==> flow/design.v <==
module disp_mux
  (
   input wire clk,
   input wire reset,
   input [7:0] in3, in2, in1, in0,
   output reg [3:0] an,      
   output reg [7:0] sseg     
   );
   localparam N = 18;
   reg [N-1:0] 	    q_reg;
   wire [N-1:0]     q_next;
   always @(posedge clk)
     if (reset)
       q_reg <= 0;
     else
       q_reg <= q_next;
   assign q_next = q_reg + 1;
   always @*
     case (q_reg[N-1:N-2])
       2'b00:
	 begin
	    an = 4'b1110;
	    sseg = in0;
	 end
       2'b01:
	 begin
	    an = 4'b1101;
	    sseg = in1;
	 end
       2'b10:
	 begin
	    an = 4'b1011;
	    sseg = in2;
	 end
       default:
	 begin
	    an = 4'b0111;
	    sseg = in3;
	 end
     endcase  
endmodule  
module heartbeat
   #(
     parameter PULSE_COUNT_MAX = 33554432 - 1,
     parameter DURATION_MAX    = 7500000
     )
   (
    input  clk,
    input  reset,
    output reg [7:0] dig_0,
    output reg [7:0] dig_1,
    output reg [7:0] dig_2,
    output reg [7:0] dig_3
    );
   reg [24:0] pulse_count_reg;
   reg [24:0] pulse_count_next;
   reg [24:0] duration_reg;  
   reg [24:0] duration_next;
   reg [2:0]  stage_reg;
   reg [2:0]  stage_next;
   localparam STAGE_MAX = 3'b100;   
   always @(*) begin
      pulse_count_next = pulse_count_reg;
      duration_next = duration_reg;
      stage_next = stage_reg;
      if (pulse_count_reg == PULSE_COUNT_MAX) begin
         if (stage_reg == STAGE_MAX && duration_reg == DURATION_MAX) begin
            pulse_count_next = 20'd0;
            stage_next = 2'b00;
         end else begin
            if (duration_reg == DURATION_MAX) begin
               stage_next = stage_reg + 1'b1;
               duration_next = 17'd0;
            end else begin
               duration_next = duration_reg + 1'b1;
            end
         end
      end else begin
         pulse_count_next = pulse_count_reg + 1'b1;
      end
   end
   always @(posedge clk) begin
      if (reset) begin
         pulse_count_reg      <= 20'd0;
         duration_reg         <= 17'd0;
         stage_reg            <= 2'b00;
      end else begin
         pulse_count_reg     <= pulse_count_next;
         duration_reg        <= duration_next;
         stage_reg           <= stage_next;
      end
   end  
   always @(*) begin
      case (stage_reg)
         3'b001:
            begin
               dig_0  = 8'b1111_1111;
               dig_1  = 8'b1100_1111;
               dig_2  = 8'b1111_1001;
               dig_3  = 8'b1111_1111;
            end
         3'b010:
            begin
               dig_0  = 8'b1111_1111;
               dig_1  = 8'b1111_1001;
               dig_2  = 8'b1100_1111;
               dig_3  = 8'b1111_1111;
            end
         3'b011:
            begin
               dig_0  = 8'b1100_1111;
               dig_1  = 8'b1111_1111;
               dig_2  = 8'b1111_1111;
               dig_3  = 8'b1111_1001;
            end
         3'b100:
            begin
               dig_0  = 8'b1111_1001;
               dig_1  = 8'b1111_1111;
               dig_2  = 8'b1111_1111;
               dig_3  = 8'b1100_1111;
            end
         default:
            begin
               dig_0  = 8'b1111_1111;
               dig_1  = 8'b1111_1111;
               dig_2  = 8'b1111_1111;
               dig_3  = 8'b1111_1111;
            end
      endcase
   end
endmodule
module heartbeat_top(
   input wire clk,
   input wire reset,
   output wire [3:0] an,
   output wire [7:0] digit
);
   wire [7:0]        dig_0;
   wire [7:0]        dig_1;
   wire [7:0]        dig_2;
   wire [7:0]        dig_3;
   heartbeat heartbeat_signal
     (.clk(clk), .reset(reset),
      .dig_0(dig_0), .dig_1(dig_1), .dig_2(dig_2), .dig_3(dig_3));
   disp_mux disp_unit
     (.clk(clk), .reset(reset),
      .in3(dig_3), .in2(dig_2), .in1(dig_1), .in0(dig_0),
      .an(an), .sseg(digit));
endmodule
From RTL to reports: heartbeat_top
The steps from the RTL of heartbeat_top to its reports follow in flow order.
Lines are those of the file above, counted from 1.
Operators: Yosys type, input widths -> output width; for muxes data width and select width s.
Cell names lack the library's common part.
{ "inputs": {"design": "heartbeat_top", "clock": "clk", "lib": "sky130hd", "pvt_corner": "tt_025C_1v80"} }

Word-level counts
Yosys after proc, flatten, opt, wreduce and memory -nomap, before mapping. Memory bits, and registers merged into a memory's read port (data or address), are not among the register bits. Print and check cells are not counted. Equal cells are merged and count once.
{ "word_totals": {"regBits": 71, "inputBits": 2, "output_inout_bits": 12} }
{ "op_classes": {"addsub": 4, "n_eq": 9, "muxes": 11, "logic": 1, "reduce_and_logical": 5} }
{ "op_table": {"columns": ["cell", "count"], "rows": [
  ["$mux 25", 3],
  ["$add 25x1->25 const B", 2],
  ["$pmux 6 s2", 4],
  ["$eq 25x23->1 const B", 1],
  ["$eq 25x25->1 const B", 1],
  ["$add 18x1->18 const B", 1],
  ["$pmux 6 s3", 1],
  ["$pmux 4 s3", 1],
  ["$eq 3x2->1 const B", 2],
  ["$mux 3", 2],
  ["$reduce_and 2->1", 2],
  ["$add 3x1->3 const B", 1],
  ["$eq 3x1->1 const B", 1],
  ["$eq 3x3->1 const B", 1],
  ["$eq 2x1->1 const B", 1],
  ["$eq 2x2->1 const B", 1],
  ["$ne 2x2->1 const B", 1],
  ["$logic_not 2->1", 1],
  ["$reduce_bool 2->1", 1],
  ["$logic_and 1x1->1", 1],
  ["$not 1->1", 1]
]} }

Longest topological paths
Yosys ltp: most cells in a row. Word level: on the elaborated netlist, between registers, memories and ports. Mapped: between sequential cells and ports; inverters and the memories' decode and read muxes count.
{ "depth": {"ltp_word": 4, "ABC_AREA": 0, "depth_mapped": 9, "depth_no_buf": 7} }

Netlist
The flow's flattened synthesis, as Yosys stat reports it; memories are mapped. The netlist is that of the ABC_AREA named above (0 if unset); the other value can give another one.
{ "synth_totals": {"cell_count": 452, "yosys_area_um2": 3746.1, "sequential_area_um2": 1421.4, "ff_cells": 71, "buf_cells": 26} }
{ "by_type": {"columns": ["cell_type", "count"], "rows": [
  ["dfxtp_1", 71],
  ["a21oi_1", 35],
  ["nand3_1", 28],
  ["nor2_1", 35],
  ["nand2_1", 33],
  ["xor2_1", 13],
  ["ha_1", 9],
  ["nand4_1", 18],
  ["and4_1", 12],
  ["o21ai_0", 21],
  ["or4_1", 14],
  ["or3_1", 16],
  ["xnor2_1", 10],
  ["o31ai_1", 10],
  ["buf_4", 9],
  ["nor3_1", 13],
  ["and3_1", 9],
  ["clkbuf_1", 15]
]} }
Other cell types: 30; their cells: 81.
By module: a second synthesis without flattening, with its own total; a netlist apart from the flattened one above.
{ "hier_totals": {"cells_unflattened": 508, "area_unflattened_um2": 4212.8} }
Each row is one instance without its submodules.
{ "by_module": {"columns": ["mod", "instances", "cells", "mod_area_um2", "mod_seq_area_um2"], "rows": [
  ["heartbeat", 1, 406, 3194.3, 1061.0],
  ["disp_mux", 1, 102, 1018.5, 360.3],
  ["heartbeat_top", 1, 0, 0.0, 0.0]
]} }

Timing after synthesis
Path of least setup slack by OpenSTA after synthesis, without wires, with an ideal clock, recovery checks aside; 20% of the period is set as input and as output delay. Where synthesis merged equal registers, the netlist keeps one of their names.
{ "synth_timing": {"path_type": "reg-to-reg", "start": "reg heartbeat_signal.pulse_count_reg[0]", "end": "reg heartbeat_signal.duration_reg[18]", "clock_period_ns": 2.54, "t_first_pin_ns": 0.000, "arrival_ns": 2.091, "t_required_ns": 2.470, "slack_ns": 0.379, "delay_ns": 2.161, "path_stages": 9, "synth_period_reached_ns": 2.161} }
"delay_ns" = arrival - input delay + setup time.
"path_stages": output pins that drive a net of the path, with the launching flip-flop's if there is one; two outputs of one cell count as two.
"synth_period_reached_ns" = period - worst setup slack (recovery checks aside). The figure is calculated, with input and output delays left at 20% of the set period.
The rows between start and end are the longest chain of elaborated cells between them; the timing report does not say that the signal goes this way. Where chains are equally long, one stands for them.
A line is the first line of the expression or statement that the cell stems from. Yosys adds cells for indexed reads and writes and turns some case tables into memories.
{ "synth_between": {"path_cell_list": "dfxtp_1 ha_1 and4_1 and4_1 clkbuf_1 o211ai_2 buf_4 or4_1 a21oi_1", "elab_chain_len": 2, "cells_between": 2, "cone_lines": 1, "classes_between": "eq/ne (1); reduce/logical (1)"} }
{ "synth_lines": {"columns": ["item", "line_no", "source"], "rows": [
  ["start, declared", 55, "reg [24:0] pulse_count_reg;"],
  ["start, assigned", 84, "pulse_count_reg      <= 20'd0;"],
  ["start, assigned", 88, "pulse_count_reg     <= pulse_count_next;"],
  ["$eq 25x25->1", 66, "if (pulse_count_reg == PULSE_COUNT_MAX) begin"],
  ["$reduce_and 2->1", null, null],
  ["end, assigned", 85, "duration_reg         <= 17'd0;"],
  ["end, assigned", 89, "duration_reg        <= duration_next;"],
  ["end, declared", 57, "reg [24:0] duration_reg;"]
]} }

Path in the finished layout
From the final timing report of flow run 1: the path of least setup slack in the routed layout; clock arrival at registers is part of the times.
{ "layout_timing": {"path_type": "reg-to-output", "start": "reg heartbeat_signal.stage_reg[1]", "end": "out digit[4]", "clock_period_ns": 3.8, "t_first_pin_ns": 0.34, "arrival_ns": 2.35, "t_required_ns": 3.04, "slack_ns": 0.69, "path_stages": 6} }
The rows between start and end are the longest chain of elaborated cells between them; the timing report does not say that the signal goes this way. Where chains are equally long, one stands for them.
{ "layout_between": {"path_cell_list": "dfxtp_1 inv_1 ha_1 or3_1 mux4_2 clkdlybuf4s50_1", "elab_chain_len": 3, "cells_between": 9, "classes_between": "eq/ne (4); mux (5)"} }
{ "layout_lines": {"columns": ["item", "line_no", "source"], "rows": [
  ["start, declared", 59, "reg [2:0]  stage_reg;"],
  ["start, assigned", 86, "stage_reg            <= 2'b00;"],
  ["start, assigned", 90, "stage_reg           <= stage_next;"],
  ["$eq 3x3->1", 94, "case (stage_reg)"],
  ["$pmux 6 s2", 94, null],
  ["$pmux 6 s3", 19, "case (q_reg[N-1:N-2])"],
  ["end, declared", 137, "output wire [7:0] digit"]
]} }

Appendix: measured runs

Measured results for heartbeat_top: 2 stored runs of the Yosys and OpenROAD flow on sky130hd. The settings differ; the order carries no meaning. The constraints put input and output delay at 20% of the set period each and load the outputs with 0.01 pF.
"achieved clock period (ns)" is the run's clock period less its worst setup slack. It is reckoned from that one timing run; input and output delays stay at 20% of the period that was set.
"finish__power__total" is the tool's figure for a default switching activity; nothing was simulated.

settings of flow run 1
{
  "period_ns": 3.8,
  "CORE_UTILIZATION": 28,
  "PLACE_DENSITY_LB_ADDON": 0.09,
  "CELL_PAD_IN_SITES_GLOBAL_PLACEMENT": 0,
  "ABC_AREA": 0,
  "CTS_CLUSTER_DIAMETER": 85,
  "CAP_MARGIN": 5,
  "MIN_ROUTING_LAYER": "met1",
  "MAX_ROUTING_LAYER": "met5",
  "CORE_MARGIN": 2,
  "SLEW_MARGIN": 20
}
report of flow run 1
yosys chip area after synthesis (um^2): 3746.1
finish__design__die__area: 14319.7
finish__design__instance__area__stdcell: 4305.4
finish__design__instance__utilization: 0.3277
finish__timing__setup__ws: 0.689
finish__timing__setup__tns: 0.000
finish__timing__hold__ws: 0.454
finish__power__total: 1.796e-03
achieved clock period (ns): 3.111

settings of flow run 2
{
  "period_ns": 2.51,
  "SETUP_SLACK_MARGIN": 0.14,
  "CAP_MARGIN": 20,
  "CORE_MARGIN": 2,
  "CORE_UTILIZATION": 40,
  "SLEW_MARGIN": 20
}
report of flow run 2
yosys chip area after synthesis (um^2): 3746.1
finish__design__die__area: 10155.6
finish__design__instance__area__stdcell: 4361.7
finish__design__instance__utilization: 0.4766
finish__timing__setup__ws: 0.076
finish__timing__setup__tns: 0.000
finish__timing__hold__ws: 0.452
finish__power__total: 2.154e-03
achieved clock period (ns): 2.434
