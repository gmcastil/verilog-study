==> flow/design.v <==
module banner
  #(
    parameter POWER = 26
    )(
      input wire       clk,
      input wire       reset,
      input wire       enable,
      input wire       dir,
      output reg [3:0] bcd_0_reg,
      output reg [3:0] bcd_1_reg,
      output reg [3:0] bcd_2_reg,
      output reg [3:0] bcd_3_reg
      );
   localparam ZERO  = 4'b0000;
   localparam ONE   = 4'b0001;
   localparam TWO   = 4'b0010;
   localparam THREE = 4'b0011;
   localparam FOUR  = 4'b0100;
   localparam FIVE  = 4'b0101;
   localparam SIX   = 4'b0110;
   localparam SEVEN = 4'b0111;
   localparam EIGHT = 4'b1000;
   localparam NINE  = 4'b1001;
   localparam DVSR = 2**POWER - 1;
   reg [3:0]           bcd_0_next;
   reg [3:0]           bcd_1_next;
   reg [3:0]           bcd_2_next;
   reg [3:0]           bcd_3_next;
   wire [POWER-1:0]         timer_next;
   reg  [POWER-1:0]         timer_reg;
   wire                 timer_tick;
   assign timer_next = (timer_reg == DVSR && enable) ? {POWER{1'b0}} :
                       (enable) ? timer_reg + 1'b1 :
                       timer_reg;
   assign timer_tick = (timer_reg == DVSR) ? 1'b1 : 1'b0;
   always @(*) begin
      bcd_0_next = bcd_0_reg;
      bcd_1_next = bcd_1_reg;
      bcd_2_next = bcd_2_reg;
      bcd_3_next = bcd_3_reg;
      if (enable && timer_tick) begin
         if (dir) begin   
            bcd_3_next = bcd_2_reg;
            bcd_2_next = bcd_1_reg;
            bcd_1_next = bcd_0_reg;
            case (bcd_0_reg)
              ZERO: begin
                 bcd_0_next = ONE;
              end
              ONE: begin
                 bcd_0_next = TWO;
              end
              TWO: begin
                 bcd_0_next = THREE;
              end
              THREE: begin
                 bcd_0_next = FOUR;
              end
              FOUR: begin
                 bcd_0_next = FIVE;
              end
              FIVE: begin
                 bcd_0_next = SIX;
              end
              SIX: begin
                 bcd_0_next = SEVEN;
              end
              SEVEN: begin
                 bcd_0_next = EIGHT;
              end
              EIGHT: begin
                 bcd_0_next = NINE;
              end
              NINE: begin
                 bcd_0_next = ZERO;
              end
              default: begin
              end
            endcase  
         end else begin   
            bcd_0_next = bcd_1_reg;
            bcd_1_next = bcd_2_reg;
            bcd_2_next = bcd_3_reg;
            case (bcd_3_reg)
              ZERO: begin
                 bcd_3_next = NINE;
              end
              ONE: begin
                 bcd_3_next = ZERO;
              end
              TWO: begin
                 bcd_3_next = ONE;
              end
              THREE: begin
                 bcd_3_next = TWO;
              end
              FOUR: begin
                 bcd_3_next = THREE;
              end
              FIVE: begin
                 bcd_3_next = FOUR;
              end
              SIX: begin
                 bcd_3_next = FIVE;
              end
              SEVEN: begin
                 bcd_3_next = SIX;
              end
              EIGHT: begin
                 bcd_3_next = SEVEN;
              end
              NINE: begin
                 bcd_3_next = EIGHT;
              end
              default: begin end
            endcase  
         end  
      end  
   end  
   always @(posedge clk) begin
      if (reset) begin
         bcd_0_reg <= THREE;
         bcd_1_reg <= TWO;
         bcd_2_reg <= ONE;
         bcd_3_reg <= ZERO;
         timer_reg <= {POWER{1'b0}};
      end else begin
         bcd_0_reg <= bcd_0_next;
         bcd_1_reg <= bcd_1_next;
         bcd_2_reg <= bcd_2_next;
         bcd_3_reg <= bcd_3_next;
         timer_reg <= timer_next;
      end
   end
endmodule  
module banner_top
  #(
    )(
      input wire clk,
      input wire reset,
      input wire enable,
      input wire dir,
      output wire [3:0] an,
      output wire [7:0] digit
      );
   wire [3:0]           bcd_0;
   wire [3:0]           bcd_1;
   wire [3:0]           bcd_2;
   wire [3:0]           bcd_3;
   wire [7:0]           in0;
   wire [7:0]           in1;
   wire [7:0]           in2;
   wire [7:0]           in3;
   banner u_banner
     (
            .clk         (clk),
            .reset       (reset),
            .enable      (enable),
            .dir         (dir),
            .bcd_0_reg   (bcd_0),
            .bcd_1_reg   (bcd_1),
            .bcd_2_reg   (bcd_2),
            .bcd_3_reg   (bcd_3)
      );
   bcd_decoder dig_0
     (
      .bcd_digit    (bcd_0),
      .dp           (1'b1),
      .sseg_digit   (in0)
                     );
   bcd_decoder dig_1
     (
      .bcd_digit    (bcd_1),
      .dp           (1'b1),
      .sseg_digit   (in1)
      );
   bcd_decoder dig_2
     (
      .bcd_digit    (bcd_2),
      .dp           (1'b1),
      .sseg_digit   (in2)
      );
   bcd_decoder dig_3
     (
      .bcd_digit    (bcd_3),
      .dp           (1'b1),
      .sseg_digit   (in3)
      );
   disp_mux disp_unit(
            .clk       (clk),
            .reset     (reset),
            .in3       (in3),
            .in2       (in2),
            .in1       (in1),
            .in0       (in0),
           .an        (an),
           .sseg      (digit)
                      );
endmodule  
module bcd_decoder (
                    input wire [3:0] bcd_digit,
                    input wire dp,
                    output reg [7:0] sseg_digit
                    );
   always @(*) begin
      case (bcd_digit)
        4'b0000 :
          begin
             sseg_digit[6:0] = 7'b0000001;
          end
        4'b0001 :
          begin
             sseg_digit[6:0] = 7'b1001111;
          end
        4'b0010 :
          begin
             sseg_digit[6:0] = 7'b0010010;
          end
        4'b0011 :
          begin
             sseg_digit[6:0] = 7'b0000110;
          end
        4'b0100 :
          begin
             sseg_digit[6:0] = 7'b1001100;
          end
        4'b0101 :
          begin
             sseg_digit[6:0] = 7'b0100100;
          end
        4'b0110 :
          begin
             sseg_digit[6:0] = 7'b0100000;
          end
        4'b0111 :
          begin
             sseg_digit[6:0] = 7'b0001111;
          end
        4'b1000 :
          begin
             sseg_digit[6:0] = 7'b0000000;
          end
        default :
          begin
             sseg_digit[6:0] = 7'b0000100;
          end
      endcase  
      sseg_digit[7] = dp;
   end  
endmodule  
module disp_mux
  (
   input wire clk,
   input wire reset,
   input [7:0] in3, in2, in1, in0,
   output reg [3:0] an,      
   output reg [7:0] sseg     
   );
   localparam N = 18;
   reg [N-1:0] 	    q_reg;
   wire [N-1:0]     q_next;
   always @(posedge clk)
     if (reset)
       q_reg <= 0;
     else
       q_reg <= q_next;
   assign q_next = q_reg + 1;
   always @*
     case (q_reg[N-1:N-2])
       2'b00:
	 begin
	    an = 4'b1110;
	    sseg = in0;
	 end
       2'b01:
	 begin
	    an = 4'b1101;
	    sseg = in1;
	 end
       2'b10:
	 begin
	    an = 4'b1011;
	    sseg = in2;
	 end
       default:
	 begin
	    an = 4'b0111;
	    sseg = in3;
	 end
     endcase  
endmodule  
# Reports on banner_top
# The steps from the RTL of banner_top to its reports follow in flow order.
# Lines are those of the file above, counted from 1.
# Cell names lack the library's common part.
# The mark -- stands for no value.
dict set report inputs {
  top_module {banner_top}
  clock {clk}
  library {sky130hd}
  corner {tt_025C_1v80}
}

# Word-level counts
# Counts by Yosys on the flattened word-level netlist (proc, flatten, opt, wreduce; memories kept). Print and check cells are left out. Cells with the same type and inputs are merged into one.
# Yosys's memory passes give these memory sizes; they may raise the number of words (mostly to a power of two), join words into wider ones and drop unused or constant bits.
dict set report classes {
  eq_ne 22
  n_addsub 2
  mux 17
  reduce_and_logical 9
}
# op n
set op_table {}
lappend op_table {{case mux 4 bit (select 10 bit)} 2}
lappend op_table {{2-to-1 mux 4 bit} 12}
lappend op_table {{== test 4 x 3 -> 1 bit with constant B} 8}
lappend op_table {{adder 26 x 1 -> 26 bit with constant B} 1}
lappend op_table {{== test 26 bit with constant B} 1}
lappend op_table {{case mux 7 bit (select 3 bit)} 1}
lappend op_table {{adder 18 x 1 -> 18 bit with constant B} 1}
lappend op_table {{== test 4 x 2 -> 1 bit with constant B} 4}
lappend op_table {{== test 4 bit with constant B} 4}
lappend op_table {{case mux 4 bit (select 3 bit)} 1}
lappend op_table {{inequality test 11 x 1 -> 1 bit with constant B} 1}
lappend op_table {{nonzero test 11 bit} 1}
lappend op_table {{== test 4 x 1 -> 1 bit with constant B} 2}
lappend op_table {{logical NOT 4 bit} 2}
lappend op_table {{AND reduction 2 bit} 2}
lappend op_table {{logical AND 1 bit} 2}
lappend op_table {{== test 2 x 1 -> 1 bit with constant B} 1}
lappend op_table {{== test 2 bit with constant B} 1}
lappend op_table {{logical NOT 2 bit} 1}
lappend op_table {{OR reduction 2 bit} 1}
lappend op_table {{2-to-1 mux 1 bit} 1}
dict set report word_totals {
  wordCells 60
  in_bits 4
  reg_bits 60
  rom_bits 448
  mem_count 4
  output_inout_bits 12
  clocked_rd_ports_x_width 28
}
# memory words width read_ports wr line_no
set memory_table {}
lappend memory_table {{(no name shown)} 16 7 1 0 206} ;# case (bcd_digit)
lappend memory_table {{(no name shown)} 16 7 1 0 206}
lappend memory_table {{(no name shown)} 16 7 1 0 206}
lappend memory_table {{(no name shown)} 16 7 1 0 206}

# Longest topological paths
# Depth = most cells in a row (Yosys ltp): at word level without a register or memory, in the mapped netlist without a sequential cell, where the memories' decode and read muxes count.
dict set report logic_depth {
  word_depth 6
  ABC_AREA 0
  mapped_depth 12
  ltp_nobuf 11
}

# After synthesis
# Yosys stat after the flow's synthesis: flattened, memories mapped to cells. It holds for the ABC_AREA given above (unset counts as 0); a run with the other value may have another netlist.
# type n type_area_um2
set types {}
lappend types {dfxtp_1 88 1761.69}
lappend types {ha_1 21 262.752}
lappend types {nor2_1 70 262.752}
lappend types {mux2i_1 18 180.173}
lappend types {xor2_1 19 166.41}
lappend types {mux4_2 7 157.651}
lappend types {xnor2_1 16 140.134}
lappend types {nand2_1 31 116.362}
lappend types {a21oi_1 22 110.106}
lappend types {nand4_1 15 93.84}
lappend types {inv_1 24 90.086}
lappend types {o21ai_0 17 85.082}
lappend types {nor3_1 12 60.058}
lappend types {clkbuf_1 15 56.304}
lappend types {or3_1 9 56.304}
lappend types {nand3_1 11 55.053}
lappend types {nor2b_1 8 50.048}
lappend types {nor4_1 8 50.048}
# Other cell types: 46; their cells: 82.
dict set report mapped {
  buf_cells 22
  ffs 88
  cell_count 493
  sequential_area_um2 1761.7
  yosys_area_um2 4449.3
}
# By module: a second synthesis without flattening, with its own total; a netlist apart from the flattened one above.
dict set report unflattened {
  cells_unflattened 473
  hier_area_um2 4061.4
}
# Rows give one instance, submodules left out.
# mod cells area_um2 n_inst mod_seq_area_um2
set by_module {}
lappend by_module {banner 262 2238.4 1 840.8}
lappend by_module {disp_mux 102 1018.5 1 360.3}
lappend by_module {bcd_decoder 27 200.2 4 0.0}
lappend by_module {banner_top 1 3.8 1 0.0}

# Path before layout
# Source: OpenSTA report_checks on the synthesized netlist (no wires, ideal clock, input and output delay 20% of the period each), path of least setup slack; recovery checks are left aside. Register names are those of the netlist, which keeps one name where synthesis merged equal registers.
dict set report synth_path {
  path_type {in2reg}
  startpoint {input port enable}
  endpoint {register (name not given)}
  driving_pins 10
  period_ps 4330
  launch_ps 866
  t_required_ps 4259
  delay_ps 2597
  input_delay_ps 866
  slack_ps 867
  n_path_buf 1
  t_arrival_ps 3392
  setup_time_ps 71
  period_less_setup_slack_ps 3463
}
# "delay_ps" = arrival - input delay + setup time.
# "driving_pins" counts driving pins, that of a launching flip-flop among them; a cell with two outputs on the path counts twice.
# "period_less_setup_slack_ps" is the clock period less the worst setup slack; recovery checks do not enter. This is arithmetic on one report: input and output delays are still those of the set period (20% each).
# The rows between start and end are the longest chain of elaborated cells between them; the timing report does not say that the signal goes this way. Where chains are equally long, one stands for them.
# A line is the first line of the expression or statement that the cell stems from. Yosys adds cells for indexed reads and writes and turns some case tables into memories.
dict set report synth_between {
  path_cell_list {buf_2 > nand4_2 > nor4_1 > nand3_1 > a21oi_1 > and2_1 > inv_1 > ha_1 > or2_2 > a21oi_1}
  elab_chain_cells 4
  cone_cells 4
  cone_lines 1
  cone_classes {mux (2); reduce/logical (2)}
}
# item line_no
set synth_lines {}
lappend synth_lines {{start: declaration} 141} ;# input wire enable,
lappend synth_lines {{logical AND 1 bit} 41} ;# if (enable && timer_tick) begin
lappend synth_lines {{AND reduction 2 bit} --}
lappend synth_lines {{2-to-1 mux 4 bit (2 in a row)} --}

# Worst path after layout
# Path of least setup slack in the final report of run A (OpenROAD, finished layout, wires in). Where an end is a register, its clock arrival counts in the times.
# The report prints the path's times to 10 ps; the period is as set.
dict set report layout_path {
  path_type {in2reg}
  startpoint {input port enable}
  endpoint {register (name not given)}
  period_ps 3180
  setup_time_ps 70
  t_arrival_ps 3190
  n_path_buf 1
  t_required_ps 3470
  slack_ps 280
  driving_pins 10
  launch_ps 640
  input_delay_ps 640
}
# The rows between start and end are the longest chain of elaborated cells between them; the timing report does not say that the signal goes this way. Where chains are equally long, one stands for them.
dict set report layout_between {
  path_cell_list {clkdlybuf4s50_1 > nand4_2 > or4_4 > nor2_4 > o2111ai_1 > a21oi_1 > inv_1 > ha_1 > or2_2 > a21oi_1}
  elab_chain_cells 4
  cone_cells 4
  cone_lines 1
  cone_classes {mux (2); reduce/logical (2)}
}
# item line_no
set layout_lines {}
lappend layout_lines {{start: declaration} 141} ;# input wire enable,
lappend layout_lines {{logical AND 1 bit} 41} ;# if (enable && timer_tick) begin
lappend layout_lines {{AND reduction 2 bit} --}
lappend layout_lines {{2-to-1 mux 4 bit (2 in a row)} --}

# Top module banner_top; platform sky130hd; tools Yosys and OpenROAD; 2 stored runs in no particular order. Input and output delays are each 20% of the period that was set; the output load is 0.01 pF.
run="run A" settings period_ns=3.18 CAP_MARGIN=20 CORE_MARGIN=2 CORE_UTILIZATION=40 SLEW_MARGIN=20
run="run A" results post_route_stdcell_area_um2=5217.5 setup_tns_ps=0 util_frac=0.481 fin_ws_ps=284 ys_area_um2=4449.3 hold_ws_ps=466 design.die.area_um2=11982.6
run="run B" settings period_ns=2.38 CORE_UTILIZATION=69 SETUP_SLACK_MARGIN=0.08 PLACE_DENSITY=0.9 HOLD_SLACK_MARGIN=0.05 CELL_PAD_IN_SITES_GLOBAL_PLACEMENT=1 CTS_CLUSTER_DIAMETER=53 SLEW_MARGIN=25 CAP_MARGIN=20 CORE_MARGIN=2
run="run B" outcome="no results, placement failed with GPL-0301"
